==> flow/design.v <==
module STI_DAC(clk ,reset, load, pi_data, pi_length, pi_fill, pi_msb, pi_low, pi_end,
	       so_data, so_valid,
	       oem_finish, oem_dataout, oem_addr,
	       odd1_wr, odd2_wr, odd3_wr, odd4_wr, even1_wr, even2_wr, even3_wr, even4_wr);
input		clk, reset;
input		load, pi_msb, pi_low, pi_end; 
input	[15:0]	pi_data;
input	[1:0]	pi_length;
input		pi_fill;
output		so_data, so_valid;
output  oem_finish, odd1_wr, odd2_wr, odd3_wr, odd4_wr, even1_wr, even2_wr, even3_wr, even4_wr;
output [4:0] oem_addr;
output reg[7:0] oem_dataout;
reg [3:0]cur_st,nex_st;
reg [2:0]dac_cur_st,dac_nex_st;
parameter IDLE=4'd0,READ=4'd1,CAL=4'd2,OUT=4'd3;
parameter DAC_IDLE=3'd0,DAC_READ=3'd1,DAC_ODD=3'd2,DAC_EVEN=3'd3;
reg [15:0] in_data;
reg [31:0] out_data;
reg [7:0]dac_out_data;
reg [5:0]out_counter,out_sub;
reg [8:0]dac_counter;
reg [2:0]oem_out_counter;
reg cal_done,out_done,read_done;
wire odd,even;
assign so_valid=(cur_st==OUT)?1:0;
assign so_data=(cur_st==OUT)?out_data[out_counter]:0;
assign oem_addr=dac_counter[5:1];
assign odd=((dac_counter[3:0]==0)|(dac_counter[3:0]==4'h2)|(dac_counter[3:0]==4'h4)|(dac_counter[3:0]==4'h6)|(dac_counter[3:0]==4'h9)|(dac_counter[3:0]==4'hb)|(dac_counter[3:0]==4'hd)|(dac_counter[3:0]==4'hf));
assign even=((dac_counter[3:0]==4'h1)|(dac_counter[3:0]==4'h3)|(dac_counter[3:0]==4'h5)|(dac_counter[3:0]==4'h7)|(dac_counter[3:0]==4'h8)|(dac_counter[3:0]==4'ha)|(dac_counter[3:0]==4'hc)|(dac_counter[3:0]==4'he));
assign odd1_wr=((dac_cur_st==DAC_ODD)&(odd)&(dac_counter[7:6]==0))?1:0;
assign odd2_wr=((dac_cur_st==DAC_ODD)&(odd)&(dac_counter[7:6]==1))?1:0;
assign odd3_wr=((dac_cur_st==DAC_ODD)&(odd)&(dac_counter[7:6]==2))?1:0;
assign odd4_wr=((dac_cur_st==DAC_ODD)&(odd)&(dac_counter[7:6]==3))?1:0;
assign even1_wr=((dac_cur_st==DAC_EVEN)&(even)&(dac_counter[7:6]==0))?1:0;
assign even2_wr=((dac_cur_st==DAC_EVEN)&(even)&(dac_counter[7:6]==1))?1:0;
assign even3_wr=((dac_cur_st==DAC_EVEN)&(even)&(dac_counter[7:6]==2))?1:0;
assign even4_wr=((dac_cur_st==DAC_EVEN)&(even)&(dac_counter[7:6]==3))?1:0;
always @(posedge clk or posedge reset) begin
	if(reset)
		cur_st<=IDLE;
	else
		cur_st<=nex_st;
end
always @(*) begin
	case(cur_st)
		IDLE:nex_st=READ;
		READ:nex_st=(read_done)?CAL:READ;
		CAL:nex_st=(cal_done)?OUT:CAL;
		OUT:nex_st=(out_done)?READ:OUT;
		default:nex_st=IDLE;
	endcase	
end
always @(posedge clk or posedge reset) begin
 if(reset)
  out_data<=0;
 else if(cur_st==CAL)begin
  case(pi_length)
   2'b00:begin 
    if(pi_low)
     out_data[7:0]<=in_data[15:8];
    else
     out_data[7:0]<=in_data[7:0];
   end
   2'b01:begin 
    out_data<={16'd0,in_data[15:0]};
   end
   2'b10:begin 
    if(pi_fill)
     out_data<={in_data,8'd0};
    else
     out_data<={8'd0,in_data};
   end
   2'b11:begin 
    if(pi_fill)
     out_data<={in_data,16'd0};
    else
     out_data<={16'd0,in_data};
   end
  endcase
 end
end
always @(posedge clk or posedge reset) begin
	if(reset)
		read_done<=0;
	else if(cur_st==READ)
		read_done<=1;
	else
		read_done<=0;
end
always @(posedge clk or posedge reset) begin
	if(reset)
		cal_done<=0;
	else if(cur_st==CAL)
		cal_done<=1;
	else
		cal_done<=0;
end
always @(posedge clk or posedge reset) begin
	if(reset)
		in_data<=0;
	else if(cur_st==READ)begin
		if(pi_end)
			in_data<=0;
		else
			in_data<=pi_data;
	end
end
always @(posedge clk or posedge reset) begin
	if(reset)
		out_counter<=0;
	else if(cur_st==READ)begin
		if(pi_msb)begin	
			case (pi_length)
				2'd0:out_counter<=6'd7;
				2'd1:out_counter<=6'd15;
				2'd2:out_counter<=6'd23;
				2'd3:out_counter<=6'd31;
			endcase
			end
		else
			out_counter<=0;
	end
	else if(cur_st==OUT)begin
		if(pi_msb)
			out_counter<=out_counter-1;
		else
			out_counter<=out_counter+1;
	end
end
always @(posedge clk or posedge reset) begin
	if(reset)
		out_done<=0;
	else if(cur_st==OUT)begin
		if(pi_msb)begin
			if(out_counter==1)
				out_done<=1;
			else 
				out_done<=0;
		end
		else begin
			if((pi_length==0)&(out_counter==6))
				out_done<=1;
			else if ((pi_length==1)&(out_counter==14))
				out_done<=1;
			else if((pi_length==2)&(out_counter==22))
				out_done<=1;
			else if((pi_length==3)&(out_counter==30))
				out_done<=1;
			else
				out_done<=0;
		end
	end
	else 
		out_done<=0;
end
assign oem_finish=(dac_counter==9'd256)?1:0;
always @(posedge clk or posedge reset) begin
	if(reset)
		dac_cur_st<=DAC_IDLE;
	else
		dac_cur_st<=dac_nex_st;
end
always @(*) begin
	case(dac_cur_st)
		DAC_IDLE:dac_nex_st=DAC_READ;
		DAC_READ:dac_nex_st=(oem_out_counter!=0)?DAC_READ:(odd)?DAC_ODD:DAC_EVEN;
		DAC_ODD:dac_nex_st=DAC_READ;
		DAC_EVEN:dac_nex_st=DAC_READ;
		default:dac_nex_st=DAC_IDLE;
	endcase
end
always @(posedge clk or posedge reset) begin
	if(reset)
		dac_counter<=0;
	else if((dac_cur_st==DAC_ODD)|(dac_cur_st==DAC_EVEN))begin
		dac_counter<=dac_counter+1;
	end
end
always @(posedge clk or posedge reset) begin
	if(reset)
		oem_out_counter<=7;
	else if(so_valid)
		oem_out_counter<=oem_out_counter-1;
	else 
		oem_out_counter<=7;
end
always @(posedge clk or posedge reset) begin
	if(reset)
		oem_dataout<=0;
	else if(so_valid)
		oem_dataout[oem_out_counter]<=so_data;
end
endmodule
## Tool chain data of STI_DAC

What the tools print for STI_DAC, step after step.
Lines are those of the file above, counted from 1.
Operators carry their Yosys type and port widths (W data, S select, Z words).
Cell names lack the library's common part.
Not given: n/a

- Top: STI_DAC
- Clock: clk
- Cell library: sky130hd
- Library corner: tt_025C_1v80

## Elaborated design

Counts by Yosys on the flattened word-level netlist (proc, flatten, opt, wreduce; memories kept). Register bits leave out memories and registers merged into their read ports (data or address). Print and check cells are left out. Cells with the same type and inputs are merged into one.

- Register bits: 81
- Bits in latches: 0
- Memory bits (writable): 0
- Bits in read-only memories: 0
- Word width x clocked read ports: 0
- Memories: 0
- Input port bits: 25
- Output and inout port bits: 24
- Cells after elaboration: 136

- Add/sub/neg operators: 5
- Multiply operators: 0
- Divide/modulo/power cells: 0
- $lt $le $gt $ge: 0
- Equality and inequality tests: 33
- Shift-type cells: 3
- Muxes and demuxes: 40
- Bitwise gates (word level): 32
- Reductions and logical operators: 11

Operators by type and width:

| cell | count |
|---|---|
| $pmux W24 S3 | 1 |
| $shiftx A32 B6 Y1 | 1 |
| $eq A4 B4 Y1 const B | 8 |
| $mux W16 | 2 |
| $pmux W8 S3 | 1 |
| $pmux W6 S4 | 1 |
| $mux W24 | 1 |
| $mux W6 | 4 |
| $mux W1 | 22 |
| $eq A2 B2 Y1 const B | 8 |
| $eq A4 B3 Y1 const B | 4 |
| $mux W8 | 2 |
| $or A1 B1 Y1 | 15 |
| $and A1 B1 Y1 | 14 |
| $eq A6 B5 Y1 const B | 2 |
| $add A9 B1 Y9 const B | 1 |
| $eq A9 B9 Y1 const B | 1 |
| $shift A1 B4 Y8 | 1 |
| $shift A1 B4 Y8 const A | 1 |
| $eq A2 B1 Y1 const B | 4 |
| $eq A4 B2 Y1 const B | 2 |
| $logic_not A4 Y1 | 2 |
| $and A8 B8 Y8 | 1 |
| $or A8 B8 Y8 | 1 |
| $not A8 Y8 | 1 |
| $pmux W2 S4 | 1 |
| $reduce_bool A3 Y1 | 2 |
| $add A6 B1 Y6 const B | 1 |

Not listed: further kinds 16, cells in them 19.

## Logic depth

Longest topological path by Yosys (ltp), each cell counted once; first at word level (registers and memories cut), then after technology mapping (sequential cells cut; the memories' decode and read muxes count).

- Depth in word-level cells: 11
- ABC_AREA: 0
- Gate-level depth with buffers: 8
- Mapped depth without buffers: 7

## After synthesis

Yosys stat after the flow's synthesis: flattened, memories mapped to cells. It holds for the ABC_AREA given above (unset counts as 0); a run with the other value may have another netlist.

- Mapped cells: 442
- Mapped area: 4,340.4 um2
- Sequential part of the area: 2,107.0 um2
- Flip-flops: 84
- Buffers: 33

Cell types:

| cell type | count | area in all (um2) |
|---|---|---|
| dfrtp_1 | 80 | 2,001.92 |
| o21ai_0 | 39 | 195.187 |
| nand2_1 | 49 | 183.926 |
| ha_1 | 14 | 175.168 |
| nor2_1 | 33 | 123.869 |
| nand3b_1 | 16 | 120.115 |
| inv_1 | 30 | 112.608 |
| dfstp_2 | 4 | 105.101 |
| mux2i_1 | 9 | 90.086 |
| mux4_2 | 4 | 90.086 |
| nand3_1 | 16 | 80.077 |
| a22o_1 | 9 | 78.826 |
| clkbuf_1 | 21 | 78.826 |
| nor3_1 | 14 | 70.067 |
| mux2_2 | 6 | 67.565 |
| o31ai_1 | 9 | 67.565 |
| a21oi_1 | 13 | 65.062 |
| xnor2_1 | 7 | 61.309 |

Other cell types: 26; their cells: 69.

## Worst setup path after synthesis

Path of least setup slack by OpenSTA after synthesis, without wires, with an ideal clock, recovery checks aside; 20% of the period is set as input and as output delay. Where synthesis merged equal registers, the netlist keeps one of their names.

- Path type: reg2out
- From: register out_counter[1]
- To: output port so_data
- Clock period: 1.89 ns
- Output delay: 0.378 ns
- Launch time at the first pin: 0.000 ns
- Data arrival time: 1.635 ns
- Data required time: 1.512 ns
- Slack: -0.123 ns
- Delay of the path: 1.635 ns
- Stages: 7
- Buffers on the path: 1
- Synthesis period reached: 2.013 ns

"delay of the path" is the arrival time less input delay plus setup time.
At an output port there is no setup time.
"stages" counts driving pins, that of a launching flip-flop among them; a cell with two outputs on the path counts twice.
"synthesis period reached" = period - worst setup slack (recovery checks aside). The figure is calculated, with input and output delays left at 20% of the set period.
Between the ends stands the longest chain of elaborated cells between them, by number of cells; it is not shown to be the way that was timed. Of several equally long chains one is given.
A line is the first line of the expression or statement that the cell stems from. Yosys adds cells for indexed reads and writes and turns some case tables into memories.
At most two assigning lines are given for a register; there are more.

- Cells stage by stage: dfrtp_1 buf_6 mux4_2 nand3_2 nand4_2 o22ai_4 nor2_1
- Cells in the longest elaborated chain: 2
- Elaborated cells on any way between the ends: 2
- RTL lines with such cells: 1
- Those cells by class: 1 x shift; 1 x mux

Ends and longest elaborated chain, after synthesis:

| what | RTL line | text |
|---|---|---|
| start: declaration | 21 | `reg [5:0]out_counter,out_sub;` |
| start: assignment | 126 | `out_counter<=out_counter-1;` |
| start: assignment | 128 | `out_counter<=out_counter+1;` |
| $shiftx A32 B6 Y1 | 27 | `assign so_data=(cur_st==OUT)?out_data[out_counter]:0;` |
| $mux W1 | 27 |  |
| end: declaration | 10 | `output so_data, so_valid;` |

## Path in the finished layout

Path of least setup slack in the final report of entry A (OpenROAD, finished layout, wires in). Where an end is a register, its clock arrival counts in the times.

- Path type: reg2out
- From: register out_counter[1]
- To: output port so_data
- Clock period: 1.3 ns
- Output delay: 0.26 ns
- Launch time at the first pin: 0.34 ns
- Data arrival time: 1.97 ns
- Data required time: 1.04 ns
- Slack: -0.93 ns
- Stages: 6
- Buffers on the path: 1

Between the ends stands the longest chain of elaborated cells between them, by number of cells; it is not shown to be the way that was timed. Of several equally long chains one is given.
At most two assigning lines are given for a register; there are more.

- Cells stage by stage: dfrtp_2 mux4_2 a32o_2 o22ai_4 nor2_2 buf_2
- Cells in the longest elaborated chain: 2
- Elaborated cells on any way between the ends: 2
- RTL lines with such cells: 1
- Those cells by class: 1 x shift; 1 x mux

Ends and longest elaborated chain, after layout:

| what | RTL line | text |
|---|---|---|
| start: declaration | 21 | `reg [5:0]out_counter,out_sub;` |
| start: assignment | 126 | `out_counter<=out_counter-1;` |
| start: assignment | 128 | `out_counter<=out_counter+1;` |
| $shiftx A32 B6 Y1 | 27 | `assign so_data=(cur_st==OUT)?out_data[out_counter]:0;` |
| $mux W1 | 27 |  |
| end: declaration | 10 | `output so_data, so_valid;` |

FLOW RESULTS
============

2 stored runs of STI_DAC in the flow (synthesis by Yosys, layout by OpenROAD, sky130hd cells), in arbitrary order. Constraints: input delay and output delay 20% of the set period each, output load 0.01 pF.
"achieved clock period": clock period set for the run, less the worst setup slack. It is reckoned from that one timing run; input and output delays stay at 20% of the period that was set.
"critical path time" means the part of the period allowed to the worst setup path (the constraints hold back 20% at inputs and 20% at outputs) less its slack; where the path has registers, the arrival times of their clocks count too.
By "power consumption" is meant OpenSTA's value without simulated activity: inputs other than the clock are taken to toggle once in ten clock periods, and the tool carries that through the logic.
Settings: . = not set for that run.

| name | entry A | entry B |
|---|---|---|
| period_ns | 1.3 | 2.7 |
| CORE_UTILIZATION | 36 | 40 |
| SETUP_SLACK_MARGIN | 0.14 | . |
| PLACE_DENSITY_LB_ADDON | 0.11 | . |
| CORE_ASPECT_RATIO | 1.78 | . |
| CORE_MARGIN | 10 | 2 |
| CELL_PAD_IN_SITES_GLOBAL_PLACEMENT | 0 | . |
| CAP_MARGIN | 15 | 20 |
| MIN_ROUTING_LAYER | met1 | . |
| SLEW_MARGIN | 20 | 20 |
| cell area after synthesis (um2) | 4,340.4 | 4,340.4 |
| total die area (um2) | 17,032.4 | 11,700.7 |
| standard-cell area after routing (um2) | 6,663.9 | 5,256.3 |
| utilization in the final report | 0.565 | 0.491 |
| setup slack of the critical path (ns) | -0.926 | 0.097 |
| post-route setup TNS (ns) | -17.550 | 0.000 |
| power consumption (µW) | 14,039 | 4,911 |
| achieved clock period (ns) | 2.226 | 2.603 |
| critical path time (ns) | 1.97 | 2.06 |
| type of the worst setup path | reg2out | reg2out |
